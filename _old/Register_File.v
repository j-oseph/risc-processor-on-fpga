==> flow/design.v <==
`timescale 1ps/1ps
module Register_File(
	input wire 					clk,
	input wire 					rf_we,
	input wire 					rf_reset,
	input wire  [32-1:0] 	alu_forward_inst,	
	input wire  [32-1:0] 	mem_forward_inst,	
	input wire 	[5-1:0]	reg1,
	input wire 	[5-1:0]	reg2,
	input wire 	[5-1:0]	wreg,
	input wire 	[32-1:0]	wdata,
	input wire 	[32-1:0]	alu_rf_forward,
	input wire 	[32-1:0]	mem_rf_forward,
	output reg 	[32-1:0] 	reg1data,
	output reg 	[32-1:0] 	reg2data
);
	integer i;
	reg [32-1:0] rf[2**5-1:0];
	wire [4:0] rd_alu, rd_mem;
	wire [6:0] opcode_alu, opcode_mem;
	assign rd_alu		= alu_forward_inst[11:7 ];
	assign opcode_alu	= alu_forward_inst[6 :0 ];
	assign rd_mem		= mem_forward_inst[11:7 ];
	assign opcode_mem	= mem_forward_inst[6 :0 ];
	always @(*) begin
		reg1data = rf[reg1];
		reg2data = rf[reg2];
		if (opcode_mem == 7'h33 | opcode_mem == 7'h13) begin
			if (rd_mem[5-1:0] == reg1[5-1:0])
				reg1data = mem_rf_forward;
			if (rd_mem[5-1:0] == reg2[5-1:0])
				reg2data = mem_rf_forward;
		end
		if (opcode_alu == 7'h33 | opcode_alu == 7'h13) begin
			if (rd_alu[5-1:0] == reg1[5-1:0])
				reg1data = alu_rf_forward;
			if (rd_alu[5-1:0] == reg2[5-1:0])
				reg2data = alu_rf_forward;
		end
		if (reg1 == 0)
			reg1data = 0;
		if (reg2 == 0)
			reg2data = 0;
	end
	always @(negedge clk) begin
		if (rf_reset) begin
			for (i=0;i<2**5;i=i+1) begin
				rf[i] <= #3 0;
			end
		end
		else
			if (rf_we)
				rf[wreg] <= #3 wdata;
	end
endmodule
Step by step through the tools: Register_File
What the tools print for Register_File, step after step.
Line numbers count from 1 in the design file above.
The mark - stands for no value.

inputs
  top = Register_File
  clock = clk
  standard-cell library = sky130hd
  library corner = tt_025C_1v80

Word-level counts
Yosys after proc, flatten, opt, wreduce and memory -nomap, before mapping. Enables and synchronous resets that opt folds into registers are not counted as muxes. Memory bits, and registers merged into a memory's read port (data or address), are not among the register bits. Print and check cells are not counted. Equal cells are merged and count once.
Yosys's memory passes give these memory sizes; they may raise the number of words (mostly to a power of two), join words into wider ones and drop unused or constant bits.

bit counts
  elaborated cells = 30
  bits of input ports = 178
  ROM bits = 0
  memories kept = 1
  bits in writable memories = 1024
  latch bits = 0
  flip-flop bits (word level) = 0

cells by class
  muxes and demuxes = 17
  $mul = 0
  divide/modulo/power cells = 0
  equality and inequality tests = 8
  add/sub/neg operators = 0
  shift-type cells = 0
  order comparisons = 0
  bitwise logic cells = 2
  reduce/logical cells = 2

memories
  name  words  bits a word  line  RTL
  rf    32     32           18    reg [32-1:0] rf[2**5-1:0];

operators by type and width
  cell                                                            number
  32-bit two-way mux                                              12
  5-bit equality test                                             4
  7-bit by 5-bit equality test with 1-bit output with constant B  2
  7-bit by 6-bit equality test with 1-bit output with constant B  2
  5-bit zero test                                                 2
  5-bit two-way mux                                               2
  1-bit two-way mux                                               3
  1-bit bitwise OR                                                2

Longest topological paths
Depth = most cells in a row (Yosys ltp): at word level without a register or memory, in the mapped netlist without a sequential cell, where the memories' decode and read muxes count.

logic depth
  depth in word-level cells = 6
  ABC_AREA = 0
  gate-level depth with buffers = 11

Netlist
The flow's flattened synthesis, as Yosys stat reports it; memories are mapped. The netlist is that of the ABC_AREA named above (0 if unset); the other value can give another one.
The area totals of this step are shown rounded.

cells by type
  cell                       number
  sky130_fd_sc_hd__edfxtp_1  1024
  sky130_fd_sc_hd__mux4_2    480
  sky130_fd_sc_hd__and2_1    1026
  sky130_fd_sc_hd__mux2i_1   192
  sky130_fd_sc_hd__clkbuf_1  298
  sky130_fd_sc_hd__a221oi_1  103
  sky130_fd_sc_hd__a21oi_1   125
  sky130_fd_sc_hd__o21ai_0   117
  sky130_fd_sc_hd__buf_2     79
  sky130_fd_sc_hd__nand2_1   105
  sky130_fd_sc_hd__a221oi_2  20
  sky130_fd_sc_hd__a211oi_1  32
  sky130_fd_sc_hd__nor2b_1   35
  sky130_fd_sc_hd__a22oi_1   27
  sky130_fd_sc_hd__or2_2     32
  sky130_fd_sc_hd__and3_1    27
  sky130_fd_sc_hd__nor2_1    43
  sky130_fd_sc_hd__xnor2_1   12

Other cell types: 24; their cells: 108.

mapped netlist
  cell area after synthesis = 56260 um^2
  flip-flops = 1024
  standard cells after synthesis = 3885

Memo
Re: implementation data of Register_File

Design Register_File on sky130hd. What follows are 2 stored runs of the flow, each under its own settings; their order means nothing. The constraints put input and output delay at 20% of the set period each and load the outputs with 0.01 pF.
Results are given in rounded form.
Settings: n/a = not set for that run.
A result given as n/a is not shown for that run.

item                                    flow run A  flow run B
period_ns                               10.6        7.64
CORE_UTILIZATION                        56          71
PLACE_DENSITY_LB_ADDON                  0.17        0.29
CORE_ASPECT_RATIO                       1.09        0.89
CELL_PAD_IN_SITES_DETAIL_PLACEMENT      1           1
GPL_TIMING_DRIVEN                       1           n/a
CTS_CLUSTER_SIZE                        43          n/a
CAP_MARGIN                              15          20
CORE_MARGIN                             2           2
SLEW_MARGIN                             20          20
SETUP_SLACK_MARGIN                      n/a         1.72
CELL_PAD_IN_SITES_GLOBAL_PLACEMENT      n/a         2
TNS_END_PERCENT                         n/a         35
ABC_AREA                                n/a         0
GPL_ROUTABILITY_DRIVEN                  n/a         1
MIN_ROUTING_LAYER                       n/a         met1
MAX_ROUTING_LAYER                       n/a         met4
die size (um^2)                         103000      n/a
post-synthesis cell area (um^2)         56260       n/a
worst setup slack after layout (ps)     -161        n/a
standard-cell area after layout (um^2)  68170       n/a
utilization in the final report (%)     68.3        n/a

Flow run B: incomplete, placement halted on FLW-0024
